==> flow/design.v <==
module controller #(
  parameter integer LOOP_COUNT_W                  = 8,
  parameter integer INST_ADDR_W                   = 4,
  parameter integer LOOP_STATE_W                  = LOOP_COUNT_W,
  parameter integer OFFSET_W                      = INST_ADDR_W,
  parameter integer STACK_W                       = LOOP_COUNT_W + LOOP_STATE_W,
  parameter integer STACK_DEPTH                   = (1 << INST_ADDR_W)
) (
  input  wire                                     clk,
  input  wire                                     reset,
  input  wire                                     start,
  output wire                                     done,
  input  wire                                     loop_wr_v,
  input  wire       [ LOOP_COUNT_W    -1 : 0 ]    loop_wr_max_iter,
  output wire       [ OFFSET_W        -1 : 0 ]    offset_index,
  output wire                                     offset_index_valid
);
  wire exit_loop;
  reg  [ INST_ADDR_W    -1 : 0 ]    max_loop_ptr;
  reg  [ INST_ADDR_W    -1 : 0 ]    loop_wr_ptr;
  wire [ INST_ADDR_W    -1 : 0 ]    loop_rd_ptr;
  wire [ LOOP_COUNT_W   -1 : 0 ]    loop_rd_max;
  wire [ INST_ADDR_W    -1 : 0 ]    iter_wr_ptr;
  wire                              iter_wr_v;
  wire [ LOOP_COUNT_W   -1 : 0 ]    iter_wr_data;
  reg  [ INST_ADDR_W    -1 : 0 ]    iter_rd_ptr;
  wire                              iter_rd_v;
  wire [ LOOP_COUNT_W   -1 : 0 ]    iter_rd_data;
  reg  [ INST_ADDR_W    -1 : 0 ]    stall_rd_ptr;
  reg  [ 2              -1 : 0 ]    state;
  reg  [ 2              -1 : 0 ]    next_state;
  reg  [ INST_ADDR_W    -1 : 0 ]    exit_loop_count;
  always @(posedge clk)
  begin:WR_PTR
    if (reset)
      loop_wr_ptr <= 'b0;
    else begin
      if (loop_wr_v)
        loop_wr_ptr <= loop_wr_ptr + 1'b1;
      else if (done)
        loop_wr_ptr <= 'b0;
    end
  end
  always @(posedge clk)
  begin: MAX_LOOP_PTR
    if (loop_wr_v)
      max_loop_ptr <= loop_wr_ptr;
  end
  assign loop_rd_v = iter_rd_v;
  assign loop_rd_ptr = iter_rd_ptr;
  ram #(
    .ADDR_WIDTH                     ( INST_ADDR_W         ),
    .DATA_WIDTH                     ( LOOP_COUNT_W        )
  ) loop_buf (
    .clk                            ( clk                 ),
    .reset                          ( reset               ),
    .s_write_addr                   ( loop_wr_ptr         ),
    .s_write_req                    ( loop_wr_v           ),
    .s_write_data                   ( loop_wr_max_iter    ),
    .s_read_addr                    ( loop_rd_ptr         ),
    .s_read_req                     ( loop_rd_v           ),
    .s_read_data                    ( loop_rd_max         )
  );
  ram #(
    .ADDR_WIDTH                     ( INST_ADDR_W         ),
    .DATA_WIDTH                     ( LOOP_COUNT_W        )
  ) iter_buf (
    .clk                            ( clk                 ),
    .reset                          ( reset               ),
    .s_write_addr                   ( iter_wr_ptr         ),
    .s_write_req                    ( iter_wr_v           ),
    .s_write_data                   ( iter_wr_data        ),
    .s_read_addr                    ( iter_rd_ptr         ),
    .s_read_req                     ( iter_rd_v           ),
    .s_read_data                    ( iter_rd_data        )
  );
  localparam integer IDLE   = 0;
  localparam integer BUSY   = 1;
  localparam integer ENTER  = 2;
  localparam integer RETURN = 3;
  always @(*)
  begin
    next_state = state;
    case (state)
      IDLE: begin
        if (start)
          next_state = BUSY;
      end
      BUSY: begin
        if (done)
          next_state = IDLE;
        else if (exit_loop)
          next_state = ENTER;
      end
      ENTER: begin
        if (done)
          next_state = IDLE;
        else if (!exit_loop)
          next_state = RETURN;
      end
      RETURN: begin
        if (exit_loop_count == 1)
          next_state = BUSY;
      end
    endcase
  end
  always @(posedge clk or posedge reset)
  begin
    if (reset)
      state <= 2'b0;
    else
      state <= next_state;
  end
  assign done = (iter_rd_ptr == max_loop_ptr) && exit_loop;
  assign iter_rd_v = state != IDLE;
  assign iter_wr_v = state == IDLE ? loop_wr_v : state != RETURN;
  assign iter_wr_data = state == IDLE ? 'b0 :
                        exit_loop ? 'b0 : iter_rd_data + 1'b1;
  assign iter_wr_ptr = state == IDLE ? loop_wr_ptr : iter_rd_ptr;
  assign exit_loop = iter_rd_data == loop_rd_max;
  always @(posedge clk)
  begin: RD_PTR
    if (state != IDLE && exit_loop)
      iter_rd_ptr <= iter_rd_ptr + 1'b1;
    else
      iter_rd_ptr <= 'b0;
  end
  always @(posedge clk)
  begin: ENTER_LOOP_COUNTER
    if (reset)
      exit_loop_count <= 'b0;
    else begin
      if (exit_loop)
        exit_loop_count <= exit_loop_count + 1'b1;
      else if (state == RETURN)
        exit_loop_count <= exit_loop_count - 1'b1;
      else if (start)
        exit_loop_count <= 'b0;
    end
  end
  assign offset_index = (state != RETURN) ? iter_rd_ptr : exit_loop_count;
  assign offset_index_valid = (state == BUSY || state == ENTER) && !exit_loop;
endmodule
module ram
#(
  parameter integer DATA_WIDTH    = 10,
  parameter integer ADDR_WIDTH    = 12
)
(
  input  wire                         clk,
  input  wire                         reset,
  input  wire                         s_read_req,
  input  wire [ ADDR_WIDTH  -1 : 0 ]  s_read_addr,
  output wire [ DATA_WIDTH  -1 : 0 ]  s_read_data,
  input  wire                         s_write_req,
  input  wire [ ADDR_WIDTH  -1 : 0 ]  s_write_addr,
  input  wire [ DATA_WIDTH  -1 : 0 ]  s_write_data
);
  reg  [ DATA_WIDTH -1 : 0 ] mem [ 0 : 1<<ADDR_WIDTH ];
  always @(posedge clk)
  begin: RAM_WRITE
    if (s_write_req)
      mem[s_write_addr] <= s_write_data;
  end
  assign s_read_data = mem[s_read_addr];
endmodule
# ---- Reports on controller
# What the tools print for controller, step after step.
# Line numbers count from 1 in the design file above.
# Not given: -
dict set report design {
  design {controller}
  clock {clk}
  library {sky130hd}
  corner {tt_025C_1v80}
}

# ---- Word level
# Yosys after proc, flatten, opt, wreduce and memory -nomap, before mapping. Print and check cells are not counted.
# Memory sizes are those after Yosys's memory passes, which may raise the word count (mostly to a power of two), join words into wider ones and drop unused or constant bits.
dict set report bits {
  register_bits 18
  ramBits 272
  clocked_rd_ports_x_width 16
  mem_count 2
  inputBits 12
  output_inout_bits 6
}
# name size word_bits read_ports wr line
set mem_list {}
lappend mem_list {iter_buf.mem 17 8 1 1 159} ;# reg  [ DATA_WIDTH -1 : 0 ] mem [ 0 : 1<<ADDR_WIDTH ];
lappend mem_list {loop_buf.mem 17 8 1 1 159}
dict set report classes {
  add_sub_neg 5
  equal 11
  mux 25
  n_reduce_logical 10
}
# op count
set op_table {}
lappend op_table {{2-to-1 mux 4 bit} 9}
lappend op_table {{2-to-1 mux 8 bit} 4}
lappend op_table {{adder 4 x 1 -> 4 bit (second input constant)} 3}
lappend op_table {{2-to-1 mux 2 bit} 6}
lappend op_table {{2-to-1 mux 5 bit} 2}
lappend op_table {{adder 8 x 1 -> 8 bit (second input constant)} 1}
lappend op_table {{equality test 8 bit} 1}
lappend op_table {{parallel mux 2 bit (select 4 bit)} 1}
lappend op_table {{!= test 2 bit (second input constant)} 3}
lappend op_table {{!= test 3 bit (second input constant)} 2}
lappend op_table {{equality test 2 bit (second input constant)} 2}
lappend op_table {{nonzero test 2 bit} 2}
lappend op_table {{subtractor 4 x 1 -> 4 bit (second input constant)} 1}
lappend op_table {{equality test 4 x 1 -> 1 bit (second input constant)} 1}
lappend op_table {{equality test 4 bit} 1}
lappend op_table {{AND reduction 4 bit} 1}
lappend op_table {{logical AND 1 bit} 3}
lappend op_table {{nonzero test 3 bit} 1}
lappend op_table {{2-to-1 mux 1 bit} 3}
lappend op_table {{equality test 2 x 1 -> 1 bit (second input constant)} 1}
lappend op_table {{zero test 2 bit} 1}
lappend op_table {{logical OR 1 bit} 1}
lappend op_table {{zero test 1 bit} 1}

# ---- Depth
# Depth = most cells in a row (Yosys ltp): at word level without a register or memory, in the mapped netlist without a sequential cell, where the memories' decode and read muxes count.
dict set report logic_depth {
  depth_word 4
  ABC_AREA 0
  mapped_depth 13
  mapped_depth_nobuf 8
}

# ---- Netlist
# Source: synth_stat.txt of the flow (Yosys; design flattened, memories mapped). It holds for the ABC_AREA given above (unset counts as 0); a run with the other value may have another netlist.
dict set report mapped {
  mapped_cells 635
  mapped_area_mm2 0.0113822
  sequential_area_mm2 0.0080978
  flip_flops 274
  buffers 31
}
# type count area_total_um2
set by_type {}
lappend by_type {sky130_fd_sc_hd__edfxtp_1 260 7.81E+03}
lappend by_type {sky130_fd_sc_hd__mux4_2 59 1.33E+03}
lappend by_type {sky130_fd_sc_hd__mux2i_1 26 260.25}
lappend by_type {sky130_fd_sc_hd__dfxtp_1 12 240.23}
lappend by_type {sky130_fd_sc_hd__nor2_1 53 198.941}
lappend by_type {sky130_fd_sc_hd__ha_1 13 162.656}
lappend by_type {sky130_fd_sc_hd__xnor2_1 13 113.859}
lappend by_type {sky130_fd_sc_hd__a221oi_1 11 96.342}
lappend by_type {sky130_fd_sc_hd__nand2_1 23 86.333}
lappend by_type {sky130_fd_sc_hd__nand2b_1 13 81.328}
lappend by_type {sky130_fd_sc_hd__nor3_1 13 65.062}
lappend by_type {sky130_fd_sc_hd__a22oi_1 7 52.55}
lappend by_type {sky130_fd_sc_hd__clkbuf_1 14 52.55}
lappend by_type {sky130_fd_sc_hd__dfrtp_1 2 50.048}
lappend by_type {sky130_fd_sc_hd__inv_1 13 48.797}
lappend by_type {sky130_fd_sc_hd__a21oi_1 9 45.043}
lappend by_type {sky130_fd_sc_hd__mux2_2 4 45.043}
lappend by_type {sky130_fd_sc_hd__nand3_1 8 40.038}
# Not listed: further types 35, cells in them 82.
# By module: a second synthesis without flattening, with its own total; a netlist apart from the flattened one above.
dict set report hier_totals {
  cells_unflattened 599
  hier_area_mm2 0.0113672
}
# Rows give one instance, submodules left out.
# module n_inst n_cells mod_area_mm2 mod_seq_area_mm2
set modules {}
lappend modules {ram 2 221 0.0049873 0.0038437}
lappend modules {controller 1 157 0.0013926 0.0004104}

# ---- Worst setup path after synthesis
# OpenSTA on the mapped netlist: ideal clock, no wires. The path of least setup slack (recovery checks aside). Input and output delay are each 20% of the period. Register names are those of the netlist, which keeps one name where synthesis merged equal registers.
dict set report synth_timing {
  path_type {register to output}
  startpoint {reg iter_rd_ptr[0]}
  endpoint {out done}
  period_ps 5060
  output_delay_ps 1012
  t_first_pin_ps 0
  arrival_ps 2793
  required_time_ps 4048
  setup_slack_ps 1255
  path_delay_ps 2793
  path_stages 10
  n_path_buf 2
  synth_period_reached_ps 3805
}
# "path_delay_ps" is the arrival time less input delay plus setup time.
# A path that ends at an output port has no setup time.
# "path_stages" counts driving pins, that of a launching flip-flop among them; a cell with two outputs on the path counts twice.
# "synth_period_reached_ps" is the clock period less the worst setup slack; recovery checks do not enter. This is arithmetic on one report: input and output delays are still those of the set period (20% each).
# Between the ends stands the longest chain of elaborated cells between them, by number of cells; it is not shown to be the way that was timed. Of several equally long chains one is given.
# A line is the first line of the expression or statement that the cell stems from. Yosys adds cells for indexed reads and writes and turns some case tables into memories.
dict set report synth_between {
  path_cell_list {sky130_fd_sc_hd__dfxtp_1 sky130_fd_sc_hd__buf_2 sky130_fd_sc_hd__mux4_2 sky130_fd_sc_hd__mux4_2 sky130_fd_sc_hd__xnor2_1 sky130_fd_sc_hd__nand3_1 sky130_fd_sc_hd__a2111oi_2 sky130_fd_sc_hd__nand4_2 sky130_fd_sc_hd__buf_2 sky130_fd_sc_hd__nor2_1}
  elab_chain_len 2
  cone_cells 2
  cone_lines 1
}
# item line
set synth_lines {}
lappend synth_lines {{from (decl)} 26} ;# reg  [ INST_ADDR_W    -1 : 0 ]    iter_rd_ptr;
lappend synth_lines {{from (assign)} 124} ;# iter_rd_ptr <= iter_rd_ptr + 1'b1;
lappend synth_lines {{from (assign)} 126} ;# iter_rd_ptr <= 'b0;
lappend synth_lines {{equality test 4 bit} 114} ;# assign done = (iter_rd_ptr == max_loop_ptr) && exit_loop;
lappend synth_lines {{logical AND 1 bit} 114}
lappend synth_lines {{to (decl)} 12} ;# output wire                                     done,

# ---- Timing after layout
# Path of least setup slack in the final report of stored run 1 (OpenROAD, finished layout, wires in). Where an end is a register, its clock arrival counts in the times.
# The path's times are printed in steps of 10 ps; the period is the one set.
dict set report layout_timing {
  path_type {register to output}
  startpoint {reg iter_rd_ptr[0]}
  endpoint {out done}
  period_ps 3950
  output_delay_ps 790
  t_first_pin_ps 500
  arrival_ps 3340
  required_time_ps 3160
  setup_slack_ps -180
  path_stages 11
  n_path_buf 4
}
# Between the ends stands the longest chain of elaborated cells between them, by number of cells; it is not shown to be the way that was timed. Of several equally long chains one is given.
dict set report layout_between {
  path_cell_list {sky130_fd_sc_hd__dfxtp_4 sky130_fd_sc_hd__buf_12 sky130_fd_sc_hd__buf_12 sky130_fd_sc_hd__mux4_2 sky130_fd_sc_hd__mux4_2 sky130_fd_sc_hd__xor2_2 sky130_fd_sc_hd__a2111oi_4 sky130_fd_sc_hd__nand4_2 sky130_fd_sc_hd__buf_6 sky130_fd_sc_hd__nor2_4 sky130_fd_sc_hd__buf_6}
  elab_chain_len 2
  cone_cells 2
  cone_lines 1
}
# item line
set layout_lines {}
lappend layout_lines {{from (decl)} 26} ;# reg  [ INST_ADDR_W    -1 : 0 ]    iter_rd_ptr;
lappend layout_lines {{from (assign)} 124} ;# iter_rd_ptr <= iter_rd_ptr + 1'b1;
lappend layout_lines {{from (assign)} 126} ;# iter_rd_ptr <= 'b0;
lappend layout_lines {{equality test 4 bit} 114} ;# assign done = (iter_rd_ptr == max_loop_ptr) && exit_loop;
lappend layout_lines {{logical AND 1 bit} 114}
lappend layout_lines {{to (decl)} 12} ;# output wire                                     done,

Subject: controller on sky130hd, stored results

Hello all,

Stored flow runs of controller (2 of them; Yosys, OpenROAD, sky130hd). They differ in their settings and are not a sequence. Constraints: input delay and output delay 20% of the set period each, output load 0.01 pF.
"timing.worst_path_ps": the worst setup path's part of the clock period (all of it between registers, 20% less for each end at a port) less its slack. A launch clock that arrives late makes it longer, a capture clock that arrives late makes it shorter.
"timing.worst_path_ps" is known to 10 ps.

[flow] stored run 1: files
==> flow/run.sh <==
#!/bin/bash
# the make line also repeats the synthesis and layout settings of config.mk as NAME=value (left out here)
make -C /OpenROAD-flow-scripts/flow DESIGN_CONFIG=/design/flow/config.mk WORK_HOME=/design/flow/orfs CLKGATE_MAP_FILE= finish
==> flow/config.mk <==
export PLATFORM = sky130hd
export DESIGN_NAME = controller
export DESIGN_NICKNAME = controller
export VERILOG_FILES = /design/flow/design.v
export SDC_FILE = /design/flow/constraint.sdc
export NUM_CORES = 4
export LEC_CHECK = 0
export CAP_MARGIN = 20
export CORE_MARGIN = 6
export CORE_UTILIZATION = 64
export CTS_CLUSTER_DIAMETER = 225
export CTS_CLUSTER_SIZE = 34
export MAX_ROUTING_LAYER = met4
export PLACE_DENSITY_LB_ADDON = 0.28
export SETUP_SLACK_MARGIN = -0.06
export SLEW_MARGIN = 20
==> flow/constraint.sdc <==
create_clock -name core_clock -period 3.95 [get_ports {clk}]
set_input_delay 0.7900 -clock core_clock [delete_from_list [all_inputs] [get_ports {clk}]]
set_output_delay 0.7900 -clock core_clock [all_outputs]
set_load 0.01 [all_outputs]

[flow] stored run 1: metrics
[metrics] final_setup_ws_ps = -179
[metrics] yosys.chip_area_mm2 = 0.0113822
[metrics] util_pct = 74.0
[metrics] die_footprint_mm2 = 0.0211295
[metrics] timing.worst_path_ps = 3340
[metrics] critical_path_type = register to output

[flow] stored run 2: files
==> flow/run.sh <==
#!/bin/bash
# the make line also repeats the synthesis and layout settings of config.mk as NAME=value (left out here)
make -C /OpenROAD-flow-scripts/flow DESIGN_CONFIG=/design/flow/config.mk WORK_HOME=/design/flow/orfs CLKGATE_MAP_FILE= finish
==> flow/config.mk <==
export PLATFORM = sky130hd
export DESIGN_NAME = controller
export DESIGN_NICKNAME = controller
export VERILOG_FILES = /design/flow/design.v
export SDC_FILE = /design/flow/constraint.sdc
export NUM_CORES = 4
export LEC_CHECK = 0
export CAP_MARGIN = 20
export CORE_MARGIN = 2
export CORE_UTILIZATION = 40
export SLEW_MARGIN = 20
==> flow/constraint.sdc <==
create_clock -name core_clock -period 5.84 [get_ports {clk}]
set_input_delay 1.1680 -clock core_clock [delete_from_list [all_inputs] [get_ports {clk}]]
set_output_delay 1.1680 -clock core_clock [all_outputs]
set_load 0.01 [all_outputs]

[flow] stored run 2: metrics
[metrics] final_setup_ws_ps = 302
[metrics] yosys.chip_area_mm2 = 0.0113822
[metrics] util_pct = 46.2
[metrics] die_footprint_mm2 = 0.0298201
[metrics] timing.worst_path_ps = 4370
[metrics] critical_path_type = register to output

Thanks
