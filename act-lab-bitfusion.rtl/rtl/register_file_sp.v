==> flow/design.v <==
module register_file_sp #(
  parameter integer DATA_WIDTH             = 8,
  parameter integer ADDR_WIDTH             = 8,
  parameter integer DEPTH                  = 1 << ADDR_WIDTH
) (
  input  wire                              clk,
  input  wire                              enable,   
  input  wire                              wr,       
  input  wire        [ ADDR_WIDTH -1 : 0 ] write_addr,
  input  wire        [ DATA_WIDTH -1 : 0 ] write_data,
  input  wire        [ ADDR_WIDTH -1 : 0 ] read_addr,
  output reg         [ DATA_WIDTH -1 : 0 ] read_data
);
  reg [ DATA_WIDTH -1 : 0 ] regfile [ 0 : DEPTH -1 ];
  always @(posedge clk)
  begin: RD_REG_FILE
    if (enable && !wr)
      read_data <= regfile[read_addr];
  end
  always @(posedge clk)
  begin: WR_REG_FILE
    if (enable && wr)
      regfile[write_addr] <= write_data;
  end
endmodule
======== Reports on register_file_sp ========
The steps from the RTL of register_file_sp to its reports follow in flow order.
Line numbers count from 1 in the design file above.
Operators: Yosys type, input widths -> output width; for muxes data width and select width s.
Cell names lack the library's common part.
The mark -- stands for no value.
design
  top module .............................. register_file_sp
  clock port .............................. clk
  cell library ............................ sky130hd
  library corner .......................... tt_025C_1v80

======== Word-level counts ========
Source: Yosys, flattened and elaborated, memories not mapped. Widths are those after wreduce; folded enables and synchronous resets count as part of the registers. Registers that Yosys merges into a memory's read port (data or address) are not register bits. Print and check cells do not count. Equal cells are merged and count once.
Memory sizes are those after Yosys's memory passes, which may raise the word count (mostly to a power of two), join words into wider ones and drop unused or constant bits.
cells by class
  multiply operators ...................... 0
  multiplexer cells ....................... 3
  bitwise gates (word level) .............. 0
  eq/ne operators ......................... 0
  shifts and indexed selects .............. 0
  reductions and logical operators ........ 3
  $lt $le $gt $ge ......................... 0
  div/mod/pow operators ................... 0
  add/subtract/negate cells ............... 0
operators with widths
  cell               number
  $mux 8             2
  $logic_and 1x1->1  2
  $logic_not 1->1    1
  $mux 1             1
bit counts
  memories kept ........................... 1
  word-level cells ........................ 7
  register bits after elaboration ......... 0
  latch bits .............................. 0
  ROM bits ................................ 0
  output and inout port bits .............. 8
  bits of input ports ..................... 27
  clocked read ports x word width ......... 8
  bits in writable memories ............... 2048
memory list
  name     words  width  rd ports  write ports  line  RTL
  regfile  256    8      1         1            14    reg [ DATA_WIDTH -1 : 0 ] regfile [ 0 : DEPTH -1 ];

======== Longest topological paths ========
Depth = most cells in a row (Yosys ltp): at word level without a register or memory, in the mapped netlist without a sequential cell, where the memories' decode and read muxes count.
depth
  word-level depth ........................ 2
  ABC_AREA ................................ 0
  gate-level depth with buffers ........... 11

======== After synthesis ========
Yosys stat after the flow's synthesis: flattened, memories mapped to cells. It holds for the ABC_AREA given above (unset counts as 0); a run with the other value may have another netlist.
The area totals of this step are shown rounded.
cells by type
  cell type  number  total area (um^2)
  edfxtp_1   2056    6.17E+04
  mux4_2     439     9.89E+03
  mux2i_1    132     1.32E+03
  a22oi_1    147     1.1E+03
  nor2_1     280     1.05E+03
  a21oi_1    96      480.461
  clkbuf_1   105     394.128
  o221ai_1   39      341.578
  buf_12     12      240.23
  buf_2      48      240.23
  nand2_1    61      228.97
  buf_8      15      225.216
  buf_6      18      202.694
  buf_4      25      187.68
  nand3_1    37      185.178
  mux4_1     6       157.651
  o22ai_1    22      137.632
  a211oi_1   18      135.13
Other cell types: 40; their cells: 211.
mapped netlist
  sequential part of the area ............. 61700 um^2
  flip-flops .............................. 2056
  synthesis area .......................... 79800 um^2
  standard cells after synthesis .......... 3767

======== Path before layout ========
Path of least setup slack by OpenSTA after synthesis, without wires, with an ideal clock, recovery checks aside; 20% of the period is set as input and as output delay. Where synthesis merged equal registers, the netlist keeps one of their names.
timing post-synthesis
  path type ............................... input-to-reg
  from .................................... in read_addr[0]
  to ...................................... reg read_data[6]
  setup slack ............................. 1184 ps
  data arrival time ....................... 2552 ps
  driving pins on the path ................ 9
  data required time ...................... 3736 ps
  delay of the path ....................... 2016 ps
  period .................................. 4000 ps
  launch time at the first pin ............ 800 ps
  synthesis period reached ................ 2816 ps
"delay of the path" = arrival - input delay + setup time.
"driving pins on the path" counts driving pins, that of a launching flip-flop among them; a cell with two outputs on the path counts twice.
"synthesis period reached" = period - worst setup slack (recovery checks aside). The figure is calculated, with input and output delays left at 20% of the set period.
between the ends, post-synthesis
  cell sequence ........................... buf_6 -> buf_8 -> buf_8 -> buf_2 -> mux4_2 -> a221oi_1 -> nand2_1 -> a22oi_1 -> nor4_1
RTL lines, path post-synthesis
  what         line  RTL
  from (decl)  11    input  wire        [ ADDR_WIDTH -1 : 0 ] read_addr,
  to (decl)    12    output reg         [ DATA_WIDTH -1 : 0 ] read_data
No chain of elaborated cells between the ends is given.

======== Worst path after layout ========
From the final timing report of stored run 1: the path of least setup slack in the routed layout; clock arrival at registers is part of the times.
The path's times are printed in steps of 10 ps; the period is the one set.
timing post-layout
  path type ............................... input-to-reg
  from .................................... in read_addr[1]
  to ...................................... reg read_data[5]
  launch time at the first pin ............ 610 ps
  driving pins on the path ................ 9
  data arrival time ....................... 3340 ps
  data required time ...................... 3670 ps
  setup slack ............................. 330 ps
  period .................................. 3050 ps
between the ends, post-layout
  cell sequence ........................... buf_8 -> buf_4 -> buf_4 -> mux4_2 -> a22o_1 -> a221oi_1 -> o32ai_1 -> nor3_2 -> nor4_1
RTL lines, path post-layout
  what         line  RTL
  from (decl)  11    input  wire        [ ADDR_WIDTH -1 : 0 ] read_addr,
  to (decl)    12    output reg         [ DATA_WIDTH -1 : 0 ] read_data
No chain of elaborated cells between the ends is given.

Module register_file_sp, platform sky130hd: 2 stored runs of the flow (Yosys, OpenROAD) with differing settings, in no particular order. Input and output delays are each 20% of the period that was set; the output load is 0.01 pF.
"period reached" is the run's clock period less its worst setup slack. It is reckoned from that one timing run; input and output delays stay at 20% of the period that was set.
By "time of the worst setup path" is meant the share of the clock period that the worst setup path is allowed (20% is reserved at inputs, 20% at outputs), minus its slack. Clock arrival times at its registers enter into it.
"total power after layout": no workload was simulated; the value follows from the tool's default switching activity.
"time of the worst setup path" is given in steps of 10 ps.
Results are given in rounded form.

======== stored run 1 ========
==> flow/run.sh <==
#!/bin/bash
# the make line also repeats the synthesis and layout settings of config.mk as NAME=value (left out here)
make -C /OpenROAD-flow-scripts/flow DESIGN_CONFIG=/design/flow/config.mk WORK_HOME=/design/flow/orfs CLKGATE_MAP_FILE= finish
==> flow/config.mk <==
export PLATFORM = sky130hd
export DESIGN_NAME = register_file_sp
export DESIGN_NICKNAME = register_file_sp
export VERILOG_FILES = /design/flow/design.v
export SDC_FILE = /design/flow/constraint.sdc
export NUM_CORES = 4
export LEC_CHECK = 0
export CAP_MARGIN = 20
export CELL_PAD_IN_SITES_DETAIL_PLACEMENT = 1
export CORE_ASPECT_RATIO = 1.02
export CORE_MARGIN = 2
export CORE_UTILIZATION = 26
export HOLD_SLACK_MARGIN = 0.13
export MAX_ROUTING_LAYER = met5
export MIN_ROUTING_LAYER = met1
export PLACE_DENSITY_LB_ADDON = 0.1
export SETUP_SLACK_MARGIN = 0.32
export SLEW_MARGIN = 20
==> flow/constraint.sdc <==
create_clock -name core_clock -period 3.05 [get_ports {clk}]
set_input_delay 0.6100 -clock core_clock [delete_from_list [all_inputs] [get_ports {clk}]]
set_output_delay 0.6100 -clock core_clock [all_outputs]
set_load 0.01 [all_outputs]

-------- measured, stored run 1 --------
  setup total negative slack .............. 0 ps
  lowest setup slack ...................... 334 ps
  final design utilization ................ 0.324
  die outline area ........................ 311000 um^2
  chip area in the Yosys report ........... 79800 um^2
  period reached .......................... 2716 ps
  worst hold slack in the final report .... 181 ps
  total power after layout ................ 63000 uW
  time of the worst setup path ............ 2110 ps
  kind of the worst setup path ............ input-to-reg
  std-cell area (final layout) ............ 98900 um^2

======== stored run 2 ========
==> flow/run.sh <==
#!/bin/bash
# the make line also repeats the synthesis and layout settings of config.mk as NAME=value (left out here)
make -C /OpenROAD-flow-scripts/flow DESIGN_CONFIG=/design/flow/config.mk WORK_HOME=/design/flow/orfs CLKGATE_MAP_FILE= finish
==> flow/config.mk <==
export PLATFORM = sky130hd
export DESIGN_NAME = register_file_sp
export DESIGN_NICKNAME = register_file_sp
export VERILOG_FILES = /design/flow/design.v
export SDC_FILE = /design/flow/constraint.sdc
export NUM_CORES = 4
export LEC_CHECK = 0
export ABC_AREA = 1
export CAP_MARGIN = 20
export CELL_PAD_IN_SITES_GLOBAL_PLACEMENT = 1
export CORE_MARGIN = 6
export CORE_UTILIZATION = 57
export MAX_ROUTING_LAYER = met5
export PLACE_DENSITY = 0.64
export SETUP_SLACK_MARGIN = 0.33
export SLEW_MARGIN = 20
==> flow/constraint.sdc <==
create_clock -name core_clock -period 3.85 [get_ports {clk}]
set_input_delay 0.7700 -clock core_clock [delete_from_list [all_inputs] [get_ports {clk}]]
set_output_delay 0.7700 -clock core_clock [all_outputs]
set_load 0.01 [all_outputs]

-------- measured, stored run 2 --------
  chip area in the Yosys report ........... 83500 um^2
  worst hold slack in the final report .... 380 ps
  die outline area ........................ 156000 um^2
  std-cell area (final layout) ............ 94000 um^2
  total power after layout ................ 45600 uW
  setup total negative slack .............. 0 ps
  time of the worst setup path ............ 2180 ps
  kind of the worst setup path ............ input-to-reg
  lowest setup slack ...................... 901 ps
  final design utilization ................ 0.651
  period reached .......................... 2949 ps
